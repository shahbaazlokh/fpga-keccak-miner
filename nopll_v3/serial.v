==> flow/design.v <==
module serial_receive(clk, RxD, is_last, data, nonce, target1); 
   input      clk;
   input      RxD;
   output [607:0] data;     
   output [31:0]  nonce;    
   output [31:0]  target1;  
   output is_last;  
   wire       RxD_data_ready;
   wire [7:0] RxD_data;   
   reg [671:0] input_buffer;
   reg is_last_reg = 1'b0;
   reg [6:0]   demux_state = 7'b0000000;
   assign data   	= input_buffer[671:64];           
   assign nonce   	= input_buffer[63:32];  
   assign target1  	= input_buffer[31:0];
   assign is_last = is_last_reg;   
    uart_receiver urx (.clk(clk), .uart_rx(RxD), .tx_new_byte(RxD_data_ready), .tx_byte(RxD_data)); 	
   always @(posedge clk)
     case (demux_state)
	  7'b1010100: 
	 begin
	    demux_state <= 0;
		is_last_reg <= 1;		
	 end
       default:
	 if(RxD_data_ready)
	   begin
		  is_last_reg <= 0;
	      input_buffer <= input_buffer << 8;
	      input_buffer[7:0] <= RxD_data;
	      demux_state <= demux_state + 7'b0000001;
	   end else
			is_last_reg <= 0;
     endcase  
endmodule  
module serial_transmit (clk, TxD, busy, send, word);
   input      clk;
   output     TxD;
   input [31:0] word;
   input 	send;
   output 	busy; 
	wire [15:0] measured_temperature;
	comm_temperature_measurement temperature_blk (
		.clk (clk),
		.tx_temp (measured_temperature)
	);   
   wire TxD_start;
   wire TxD_ready;
   reg [7:0]  out_byte;
   reg        serial_start;
   reg [4:0]  mux_state = 5'b00000;
   assign TxD_start = serial_start;
   reg [63:0] 	word_copy;
   assign busy = (|mux_state);
   always @(posedge clk)
     begin
	if (!busy && send)
	  begin
	     mux_state <= 5'b10000;
	     word_copy <= {word, measured_temperature, 16'h4567};
	  end  
	else if (mux_state[4] && ~mux_state[0] && TxD_ready)
	  begin
	     serial_start <= 1;
	     mux_state <= mux_state + 5'b00001;
	     out_byte <= word_copy[63:56];
	     word_copy <= (word_copy << 8);
	  end
	else if (mux_state[4] && mux_state[0])
	  begin
	     serial_start <= 0;
	     if (TxD_ready) mux_state <= mux_state + 5'b00001;
	  end
     end
    uart_transmitter utx (.clk(clk), .uart_tx(TxD), .rx_new_byte(TxD_start), .rx_byte(out_byte), .tx_ready(TxD_ready));
endmodule  
module comm_temperature_measurement (
	input clk,
	output reg [15:0] tx_temp
);
	wire drdy;
	wire [15:0] d;
	xadc_temp_sensor xadc_blk (
		.daddr_in (7'd0),
		.dclk_in (clk),
		.den_in (1'b1),
		.di_in (16'd0),
		.dwe_in (1'b0),
		.vp_in (1'b0),
		.vn_in (1'b0),
		.busy_out (),
		.channel_out (),
		.do_out (d),
		.drdy_out (drdy),
		.eoc_out (),
		.eos_out (),
		.ot_out (),
		.vccaux_alarm_out (),
		.vccint_alarm_out (),
		.user_temp_alarm_out (),
		.alarm_out ()
	);
	always @ (posedge clk)
	begin
		if (drdy)
			tx_temp <= d;
	end
endmodule
module uart_receiver (
	input clk,
	input uart_rx,
	output reg tx_new_byte = 1'b0,
	output reg [7:0] tx_byte = 8'd0
);
	parameter comm_clk_frequency = 100000000;
	parameter baud_rate = 115200;
	localparam [15:0] baud_delay = (comm_clk_frequency / baud_rate) - 1;
	wire rx;
	uart_filter uart_fitler_blk (
		.clk (clk),
		.uart_rx (uart_rx),
		.tx_rx (rx)
	);
	reg old_rx = 1'b1, idle = 1'b1;
	reg [15:0] delay_cnt = 16'd0;
	reg [8:0] incoming = 9'd0;
	always @ (posedge clk)
	begin
		old_rx <= rx;
		tx_new_byte <= 1'b0;
		delay_cnt <= delay_cnt + 16'd1;
		if (delay_cnt == baud_delay)
			delay_cnt <= 0;
		if (idle && old_rx && !rx)     
		begin
			idle <= 1'b0;
			incoming <= 9'd511;
			delay_cnt <= 16'd0;    
		end
		else if (!idle && (delay_cnt == (baud_delay >> 1)))
		begin
			incoming <= {rx, incoming[8:1]};     
			if (incoming == 9'd511 && rx)        
				idle <= 1'b1;
			if (!incoming[0])     
			begin
				idle <= 1'b1;
				if (rx)
				begin
					tx_new_byte <= 1'b1;
					tx_byte <= incoming[8:1];
				end
			end
		end
	end
endmodule
module uart_filter (
	input clk,
	input uart_rx,
	output reg tx_rx = 1'b0
);
	reg rx, meta;
	always @ (posedge clk)
		{rx, meta} <= {meta, uart_rx};
	wire sample0 = rx;
	reg sample1, sample2;
	always @ (posedge clk)
	begin
		{sample2, sample1} <= {sample1, sample0};
		if ((sample2 & sample1) | (sample1 & sample0) | (sample2 & sample0))
			tx_rx <= 1'b1;
		else
			tx_rx <= 1'b0;
	end
endmodule
**Reports on serial_receive**

Tool output for the design above, in the order of the flow.
Line numbers count from 1 in the design file above.
Operators: Yosys type, input widths -> output width; for muxes data width and select width s.
Library cell names are shortened.
The mark -- stands for no value.

- Top module: serial_receive
- Clock input: clk
- Cell library: sky130hd
- Timing corner: tt_025C_1v80

**Word-level counts**

Source: Yosys, flattened and elaborated, memories not mapped. Widths are those after wreduce. Registers that Yosys merges into a memory's read port (data or address) are not register bits. Print and check cells do not count. Equal cells are merged and count once.

- $add $sub $neg: 2
- Equal/unequal tests: 5
- Mux-type cells: 5
- Bitwise operators: 9
- Reduce/logical cells: 11

Operator list:

| kind | count |
|---|---|
| $add 16x1->16 const B | 1 |
| $eq 16x10->1 const B | 1 |
| $eq 16x9->1 const B | 1 |
| $eq 9x9->1 const B | 1 |
| $add 7x1->7 const B | 1 |
| $eq 7x7->1 const B | 1 |
| $mux 1 | 5 |
| $logic_and 1x1->1 | 4 |
| $not 1->1 | 4 |
| $reduce_and 2->1 | 2 |
| $reduce_and 4->1 | 1 |
| $and 1x1->1 | 3 |
| $reduce_or 3->1 | 1 |
| $or 1x1->1 | 2 |
| $logic_not 1->1 | 2 |
| $ne 2x2->1 const B | 1 |
| $reduce_or 2->1 | 1 |

- Register bits after elaboration: 721
- Input bits: 2
- Output and inout port bits: 673
- Word-level cells: 47

**Depth**

Depth = most cells in a row (Yosys ltp): at word level without a register or memory, in the mapped netlist without a sequential cell, where the memories' decode and read muxes count.

- Depth in word-level cells: 4
- ABC_AREA: 0
- Mapped depth: 7
- Gate-level depth less buffers: 6

**Synthesis result**

Yosys stat after the flow's synthesis: flattened, memories mapped to cells. It holds for the ABC_AREA given above (unset counts as 0); a run with the other value may have another netlist.

- Mapped cells: 848
- Mapped area: 22043.6 um^2
- Sequential part of the area: 21240.4 um^2
- Mapped flip-flops: 721
- Buffer cells: 5

Cells by type:

| cell | count |
|---|---|
| edfxtp_1 | 680 |
| dfxtp_1 | 41 |
| xnor2_1 | 14 |
| mux2i_1 | 10 |
| nor2_1 | 25 |
| nand2_1 | 19 |
| ha_1 | 4 |
| nand4_1 | 8 |
| xor2_1 | 5 |
| nor4_1 | 5 |
| nand3_1 | 6 |
| o41ai_4 | 1 |
| inv_1 | 6 |
| nor3_1 | 4 |
| nor3b_1 | 2 |
| nor4_2 | 1 |
| maj3_1 | 1 |
| nor4bb_1 | 1 |

Not listed: further types 13, cells in them 15.
By module: a second synthesis without flattening, with its own total; a netlist apart from the flattened one above.

- Cells (unflattened synthesis): 849
- Area total of the unflattened synthesis: 22112.5 um^2

Rows give one instance, submodules left out.

Modules:

| module | times used | cells | area (um^2) | sequential area (um^2) |
|---|---|---|---|---|
| serial_receive | 1 | 709 | 20534.7 | 20339.5 |
| uart_receiver | 1 | 134 | 1466.4 | 800.8 |
| uart_filter | 1 | 6 | 111.4 | 100.1 |

**Path before layout**

Source: OpenSTA report_checks on the synthesized netlist (no wires, ideal clock, input and output delay 20% of the period each), path of least setup slack; recovery checks are left aside. Register names are those of the netlist, which keeps one name where synthesis merged equal registers.

- Kind: register to register
- From: register demux_state[0]
- To: register input_buffer[0]
- Period: 55.7 ns
- Library setup time: 1.794 ns
- Time at the first pin: 0.000 ns
- Arrival time: 30.357 ns
- Required time: 53.906 ns
- Slack: 23.549 ns
- Delay of the path: 32.151 ns
- Stages on the path: 7
- Buffers on the path: 1
- Synthesis period reached: 32.151 ns

"delay of the path" is the arrival time less input delay plus setup time.
"stages on the path" counts driving pins, that of a launching flip-flop among them; a cell with two outputs on the path counts twice.
"synthesis period reached" = period - worst setup slack (recovery checks aside). The figure is calculated, with input and output delays left at 20% of the set period.
Between the ends stands the longest chain of elaborated cells between them, by number of cells; it is not shown to be the way that was timed. Of several equally long chains one is given.
Each line given opens the expression or statement behind the cell; cells for indexed reads and writes are added by Yosys, which also makes memories of some case tables.

- Cell sequence: dfxtp_1 -> inv_1 -> ha_1 -> nor4bb_1 -> and3_1 -> clkbuf_1 -> nor2b_1
- Cells in the longest elaborated chain: 3

RTL lines, path after synthesis:

| item | RTL line | text |
|---|---|---|
| start: declaration | 12 | `reg [6:0]   demux_state = 7'b0000000;` |
| start: assignment | 22 | `demux_state <= 0;` |
| start: assignment | 31 | `demux_state <= demux_state + 7'b0000001;` |
| $eq 7x7->1 | 19 | `case (demux_state)` |
| $not 1->1 | -- |  |
| $reduce_and 2->1 | -- |  |
| end: assignment | 29 | `input_buffer <= input_buffer << 8;` |
| end: assignment | 30 | `input_buffer[7:0] <= RxD_data;` |
| end: declaration | 10 | `reg [671:0] input_buffer;` |

**Path in the finished layout**

From the final timing report of record 1: the path of least setup slack in the routed layout; clock arrival at registers is part of the times.

- Kind: register to output
- From: register input_buffer[247]
- To: output port data[183]
- Period: 50.4 ns
- Time at the first pin: 0.60 ns
- Arrival time: 1.93 ns
- Required time: 40.32 ns
- Slack: 38.39 ns
- Stages on the path: 2
- Buffers on the path: 1

- Cell sequence: edfxtp_1 -> clkdlybuf4s50_1
- Cells in the longest elaborated chain: 0

RTL lines, path after layout:

| item | RTL line | text |
|---|---|---|
| start: declaration | 10 | `reg [671:0] input_buffer;` |
| start: assignment | 29 | `input_buffer <= input_buffer << 8;` |
| end: declaration | 4 | `output [607:0] data;` |

--- measured runs ---
serial_receive through Yosys and OpenROAD on sky130hd: 2 stored runs, unordered, with their settings and measured results. The constraints put input and output delay at 20% of the set period each and load the outputs with 0.01 pF.
"clock period achieved" is the run's clock period less its worst setup slack. It is reckoned from that one timing run; input and output delays stay at 20% of the period that was set.
"time of the worst setup path" is the time allowed to the run's worst setup path (the clock period less input and output delay, where it has them) less its slack. Clock arrival times count: a late capture clock shortens it, a late launch clock lengthens it.
"total power after layout" is the tool's figure for a default switching activity; nothing was simulated.

### Record 1

==> flow/run.sh <==
#!/bin/bash
# the make line also repeats the synthesis and layout settings of config.mk as NAME=value (left out here)
make -C /OpenROAD-flow-scripts/flow DESIGN_CONFIG=/design/flow/config.mk WORK_HOME=/design/flow/orfs CLKGATE_MAP_FILE= finish
==> flow/config.mk <==
export PLATFORM = sky130hd
export DESIGN_NAME = serial_receive
export DESIGN_NICKNAME = serial_receive
export VERILOG_FILES = /design/flow/design.v
export SDC_FILE = /design/flow/constraint.sdc
export NUM_CORES = 4
export LEC_CHECK = 0
export CAP_MARGIN = 20
export CORE_MARGIN = 2
export CORE_UTILIZATION = 40
export SLEW_MARGIN = 20
==> flow/constraint.sdc <==
create_clock -name core_clock -period 50.4 [get_ports {clk}]
set_input_delay 10.0800 -clock core_clock [delete_from_list [all_inputs] [get_ports {clk}]]
set_output_delay 10.0800 -clock core_clock [all_outputs]
set_load 0.01 [all_outputs]

Results of record 1:
- Standard-cell area of the final layout: 32168.4 um^2
- Final utilization: 0.587
- Total power after layout: 1.194 mW
- Setup slack of the worst path: 38.387 ns
- Clock period achieved: 12.013 ns
- Overall die area: 57004.0 um^2
- Time of the worst setup path: 1.93 ns
- Class of the worst setup path: register to output
- Synthesized cell area: 22043.6 um^2
- Setup total negative slack: 0.000 ns
- Worst hold slack: 0.327 ns

### Record 2

==> flow/run.sh <==
#!/bin/bash
# the make line also repeats the synthesis and layout settings of config.mk as NAME=value (left out here)
make -C /OpenROAD-flow-scripts/flow DESIGN_CONFIG=/design/flow/config.mk WORK_HOME=/design/flow/orfs CLKGATE_MAP_FILE= finish
==> flow/config.mk <==
export PLATFORM = sky130hd
export DESIGN_NAME = serial_receive
export DESIGN_NICKNAME = serial_receive
export VERILOG_FILES = /design/flow/design.v
export SDC_FILE = /design/flow/constraint.sdc
export NUM_CORES = 4
export LEC_CHECK = 0
export ABC_AREA = 0
export CAP_MARGIN = 20
export CORE_ASPECT_RATIO = 1.34
export CORE_MARGIN = 4
export CORE_UTILIZATION = 33
export CTS_CLUSTER_DIAMETER = 76
export CTS_CLUSTER_SIZE = 98
export GPL_ROUTABILITY_DRIVEN = 0
export GPL_TIMING_DRIVEN = 0
export MAX_ROUTING_LAYER = met4
export MIN_ROUTING_LAYER = met1
export PLACE_DENSITY_LB_ADDON = 0.14
export SETUP_SLACK_MARGIN = 2.07
export SLEW_MARGIN = 20
export TNS_END_PERCENT = 25
==> flow/constraint.sdc <==
create_clock -name core_clock -period 21.1 [get_ports {clk}]
set_input_delay 4.2200 -clock core_clock [delete_from_list [all_inputs] [get_ports {clk}]]
set_output_delay 4.2200 -clock core_clock [all_outputs]
set_load 0.01 [all_outputs]

Results of record 2:
- Standard-cell area of the final layout: 31949.4 um^2
- Final utilization: 0.483
- Total power after layout: 2.436 mW
- Setup slack of the worst path: 15.182 ns
- Clock period achieved: 5.918 ns
- Overall die area: 71041.5 um^2
- Time of the worst setup path: 1.70 ns
- Class of the worst setup path: register to output
- Synthesized cell area: 22043.6 um^2
- Setup total negative slack: 0.000 ns
- Worst hold slack: 0.349 ns
--- end ---
