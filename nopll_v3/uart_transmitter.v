==> flow/design.v <==
module uart_transmitter (
	input clk,
	output uart_tx,
	input rx_new_byte,
	input [7:0] rx_byte,
	output tx_ready
);
	parameter comm_clk_frequency = 100000000;
	parameter baud_rate = 115200;
	localparam [15:0] baud_delay = (comm_clk_frequency / baud_rate) - 1;
	reg [15:0] delay_cnt = 16'd0;
	reg [9:0] state = 10'd1023, outgoing = 10'd1023;
	assign uart_tx = outgoing[0];
	assign tx_ready = state[0] & ~rx_new_byte;
	always @ (posedge clk)
	begin
		delay_cnt <= delay_cnt + 16'd1;
		if (delay_cnt >= baud_delay)
		begin
			delay_cnt <= 16'd0;
			state <= {1'b1, state[9:1]};
			outgoing <= {1'b1, outgoing[9:1]};
		end
		if (rx_new_byte && state[0])
		begin
			delay_cnt <= 16'd0;
			state <= 10'd0;
			outgoing <= {1'b1, rx_byte, 1'b0};
		end
	end
endmodule
Step by step through the tools: uart_transmitter
Tool output for the design above, in the order of the flow.
Line numbers count from 1 in the design file above.
Operators carry their Yosys type and port widths (W data, S select, Z words).
Cell names lack the library's common part.
{"block": "inputs", "design": "uart_transmitter", "clock": "clk", "lib": "sky130hd", "pvt_corner": "tt_025C_1v80"}

Word level
Counts by Yosys on the flattened word-level netlist (proc, flatten, opt, wreduce; memories kept). Register bits leave out memories and registers merged into their read ports (data or address). Print and check cells are left out.
{"block": "word_totals", "register_bits": 35, "out_inout_bits": 2, "elab_cells": 13, "inputBits": 10}
{"block": "op_classes", "add_sub_neg": 1, "reduce_and_logical": 3, "cmp": 1, "n_logic": 2, "n_mux": 2}
{"block": "op_table", "op": "$mux W9", "n": 2}
{"block": "op_table", "op": "$add A16 B1 Y16 const B", "n": 1}
{"block": "op_table", "op": "$ge A16 B10 Y1 const B", "n": 1}
{"block": "op_table", "op": "$reduce_bool A2 Y1", "n": 1}
{"block": "op_table", "op": "$reduce_or A2 Y1", "n": 1}
{"block": "op_table", "op": "$and A1 B1 Y1", "n": 1}
{"block": "op_table", "op": "$logic_and A1 B1 Y1", "n": 1}
{"block": "op_table", "op": "$not A1 Y1", "n": 1}

Logic depth
Yosys ltp: most cells in a row. Word level: on the elaborated netlist, between registers, memories and ports. Mapped: between sequential cells and ports; inverters and the memories' decode and read muxes count.
{"block": "depth", "word_depth": 3, "ABC_AREA": 1, "ltp_mapped": 8, "depth_no_buf": 7}

Synthesis result
Yosys stat after the flow's synthesis: flattened, memories mapped to cells. It holds for the ABC_AREA given above (unset counts as 0); a run with the other value may have another netlist.
{"block": "types", "type": "dfxtp_1", "n": 27, "type_area_um2": 540.518}
{"block": "types", "type": "edfxtp_1", "n": 8, "type_area_um2": 240.23}
{"block": "types", "type": "nand2_1", "n": 40, "type_area_um2": 150.144}
{"block": "types", "type": "nand3_2", "n": 11, "type_area_um2": 110.106}
{"block": "types", "type": "nand4_1", "n": 12, "type_area_um2": 75.072}
{"block": "types", "type": "nand3_1", "n": 12, "type_area_um2": 60.058}
{"block": "types", "type": "nor2_1", "n": 16, "type_area_um2": 60.058}
{"block": "types", "type": "inv_1", "n": 7, "type_area_um2": 26.275}
{"block": "types", "type": "buf_2", "n": 5, "type_area_um2": 25.024}
{"block": "types", "type": "nor2_4", "n": 2, "type_area_um2": 22.522}
{"block": "types", "type": "a21oi_1", "n": 4, "type_area_um2": 20.019}
{"block": "types", "type": "buf_12", "n": 1, "type_area_um2": 20.019}
{"block": "types", "type": "nand3_4", "n": 1, "type_area_um2": 17.517}
{"block": "types", "type": "xnor2_1", "n": 2, "type_area_um2": 17.517}
{"block": "types", "type": "ha_1", "n": 1, "type_area_um2": 12.512}
{"block": "types", "type": "or2_0", "n": 2, "type_area_um2": 12.512}
{"block": "types", "type": "nand2_4", "n": 1, "type_area_um2": 11.261}
{"block": "types", "type": "xor2_1", "n": 1, "type_area_um2": 8.758}
Other cell types: 4; their cells: 4.
{"block": "synth_totals", "ff_cells": 35, "buf_cells": 6, "area_um2": 1450.1, "seqArea_um2": 780.7, "cell_count": 157}

Worst setup path after synthesis
Source: OpenSTA report_checks on the synthesized netlist (no wires, ideal clock, input and output delay 20% of the period each), path of least setup slack; recovery checks are left aside. Register names are those of the netlist, which keeps one name where synthesis merged equal registers.
{"block": "synth_timing", "path_kind": "flip-flop to flip-flop", "start": "register delay_cnt[0]", "end": "register outgoing[1]", "stages": 9, "setup_slack_ns": 0.624, "setup_time_ns": 0.253, "t_required_ns": 1.727, "arrival_ns": 1.104, "n_path_buf": 1, "launch_ns": 0.000, "delay_ns": 1.357, "clock_period_ns": 1.98, "period_less_setup_slack_ns": 1.356}
"delay_ns" = arrival - input delay + setup time.
"stages": output pins that drive a net of the path, with the launching flip-flop's if there is one; two outputs of one cell count as two.
"period_less_setup_slack_ns" is the clock period less the worst setup slack; recovery checks do not enter. This is arithmetic on one report: input and output delays are still those of the set period (20% each).
Between the ends stands the longest chain of elaborated cells between them, by number of cells; it is not shown to be the way that was timed. Of several equally long chains one is given.
Each line given opens the expression or statement behind the cell; cells for indexed reads and writes are added by Yosys, which also makes memories of some case tables.
At most two assigning lines are given for a register; there are more.
The path ends at the data pin of a flip-flop with enable; ways to the enable are not counted.
{"block": "synth_via", "path_cell_list": "dfxtp_1 ha_1 nor2_1 nand2_1 nand3_4 nand2_4 buf_12 nand3_2 nand2_1", "elab_chain_cells": 3, "cone_cells": 3, "lines_between": 2, "cone_classes": "compare (1); mux (2)"}
{"block": "synth_rtl", "item": "start: declaration", "line": 11, "rtl": "reg [15:0] delay_cnt = 16'd0;"}
{"block": "synth_rtl", "item": "start: assignment", "line": 17, "rtl": "delay_cnt <= delay_cnt + 16'd1;"}
{"block": "synth_rtl", "item": "start: assignment", "line": 20, "rtl": "delay_cnt <= 16'd0;"}
{"block": "synth_rtl", "item": "$ge A16 B10 Y1", "line": 18, "rtl": "if (delay_cnt >= baud_delay)"}
{"block": "synth_rtl", "item": "$mux W9", "line": 18}
{"block": "synth_rtl", "item": "$mux W9", "line": 24, "rtl": "if (rx_new_byte && state[0])"}
{"block": "synth_rtl", "item": "end: assignment", "line": 22, "rtl": "outgoing <= {1'b1, outgoing[9:1]};"}
{"block": "synth_rtl", "item": "end: assignment", "line": 28, "rtl": "outgoing <= {1'b1, rx_byte, 1'b0};"}
{"block": "synth_rtl", "item": "end: declaration", "line": 12, "rtl": "reg [9:0] state = 10'd1023, outgoing = 10'd1023;"}

Path in the finished layout
From the final timing report of run 1: the path of least setup slack in the routed layout; clock arrival at registers is part of the times.
{"block": "layout_timing", "path_kind": "input port to output port", "start": "input rx_new_byte", "end": "output tx_ready", "clock_period_ns": 2.62, "arrival_ns": 1.65, "stages": 3, "n_path_buf": 2, "launch_ns": 0.52, "output_delay_ns": 0.52, "in_delay_ns": 0.52, "t_required_ns": 2.10, "setup_slack_ns": 0.45}
Between the ends stands the longest chain of elaborated cells between them, by number of cells; it is not shown to be the way that was timed. Of several equally long chains one is given.
{"block": "layout_via", "path_cell_list": "clkdlybuf4s50_1 nor2_1 clkdlybuf4s50_1", "elab_chain_cells": 2, "cone_cells": 2, "lines_between": 1, "cone_classes": "logic (2)"}
{"block": "layout_rtl", "item": "start: declaration", "line": 4, "rtl": "input rx_new_byte,"}
{"block": "layout_rtl", "item": "$not A1 Y1", "line": 14, "rtl": "assign tx_ready = state[0] & ~rx_new_byte;"}
{"block": "layout_rtl", "item": "$and A1 B1 Y1", "line": 14}
{"block": "layout_rtl", "item": "end: declaration", "line": 6, "rtl": "output tx_ready"}

Wiki page: uart_transmitter / flow data

Flow measurements of uart_transmitter on sky130hd: 2 stored runs with different settings, listed in no order. Input and output delays are each 20% of the period that was set; the output load is 0.01 pF.
"period_less_ws_ns" means the clock period less the worst setup slack. The figure is calculated, with input and output delays left at 20% of the set period.
"worst_path_time_ns" means the part of the period allowed to the worst setup path (the constraints hold back 20% at inputs and 20% at outputs) less its slack; where the path has registers, the arrival times of their clocks count too.

Run 1
==> flow/run.sh <==
#!/bin/bash
# the make line also repeats the synthesis and layout settings of config.mk as NAME=value (left out here)
make -C /OpenROAD-flow-scripts/flow DESIGN_CONFIG=/design/flow/config.mk WORK_HOME=/design/flow/orfs CLKGATE_MAP_FILE= finish
==> flow/config.mk <==
export PLATFORM = sky130hd
export DESIGN_NAME = uart_transmitter
export DESIGN_NICKNAME = uart_transmitter
export VERILOG_FILES = /design/flow/design.v
export SDC_FILE = /design/flow/constraint.sdc
export NUM_CORES = 4
export LEC_CHECK = 0
export ABC_AREA = 1
export CAP_MARGIN = 35
export CELL_PAD_IN_SITES_GLOBAL_PLACEMENT = 2
export CORE_MARGIN = 2
export CORE_UTILIZATION = 44
export CTS_CLUSTER_DIAMETER = 169
export MAX_ROUTING_LAYER = met4
export PLACE_DENSITY_LB_ADDON = 0.21
export SETUP_SLACK_MARGIN = -0.1
export SLEW_MARGIN = 20
export TNS_END_PERCENT = 55
==> flow/constraint.sdc <==
create_clock -name core_clock -period 2.62 [get_ports {clk}]
set_input_delay 0.5240 -clock core_clock [delete_from_list [all_inputs] [get_ports {clk}]]
set_output_delay 0.5240 -clock core_clock [all_outputs]
set_load 0.01 [all_outputs]

==> results of run 1, as JSON <==
{
  "timing.hold.ws_ns": 0.457,
  "fin_ws_ns": 0.450,
  "final_util_pct": 54.3,
  "period_less_ws_ns": 2.170,
  "final_die_area_um2": 3771.2,
  "ys_area_um2": 1450.1,
  "final_setup_tns_ns": 0.000,
  "final_cell_area_um2": 1685.4,
  "worst_path_time_ns": 1.12,
  "timing.worst_path_kind": "input port to output port"
}

Run 2
==> flow/run.sh <==
#!/bin/bash
# the make line also repeats the synthesis and layout settings of config.mk as NAME=value (left out here)
make -C /OpenROAD-flow-scripts/flow DESIGN_CONFIG=/design/flow/config.mk WORK_HOME=/design/flow/orfs CLKGATE_MAP_FILE= finish
==> flow/config.mk <==
export PLATFORM = sky130hd
export DESIGN_NAME = uart_transmitter
export DESIGN_NICKNAME = uart_transmitter
export VERILOG_FILES = /design/flow/design.v
export SDC_FILE = /design/flow/constraint.sdc
export NUM_CORES = 4
export LEC_CHECK = 0
export ABC_AREA = 0
export CAP_MARGIN = 20
export CELL_PAD_IN_SITES_DETAIL_PLACEMENT = 2
export CORE_MARGIN = 6
export CORE_UTILIZATION = 49
export CTS_CLUSTER_DIAMETER = 282
export GPL_ROUTABILITY_DRIVEN = 1
export SETUP_SLACK_MARGIN = 0.35
export SLEW_MARGIN = 20
export TNS_END_PERCENT = 55
==> flow/constraint.sdc <==
create_clock -name core_clock -period 2.12 [get_ports {clk}]
set_input_delay 0.4240 -clock core_clock [delete_from_list [all_inputs] [get_ports {clk}]]
set_output_delay 0.4240 -clock core_clock [all_outputs]
set_load 0.01 [all_outputs]

==> results of run 2, as JSON <==
{
  "outcome": "no results, clock tree synthesis failed with DPL-0033"
}
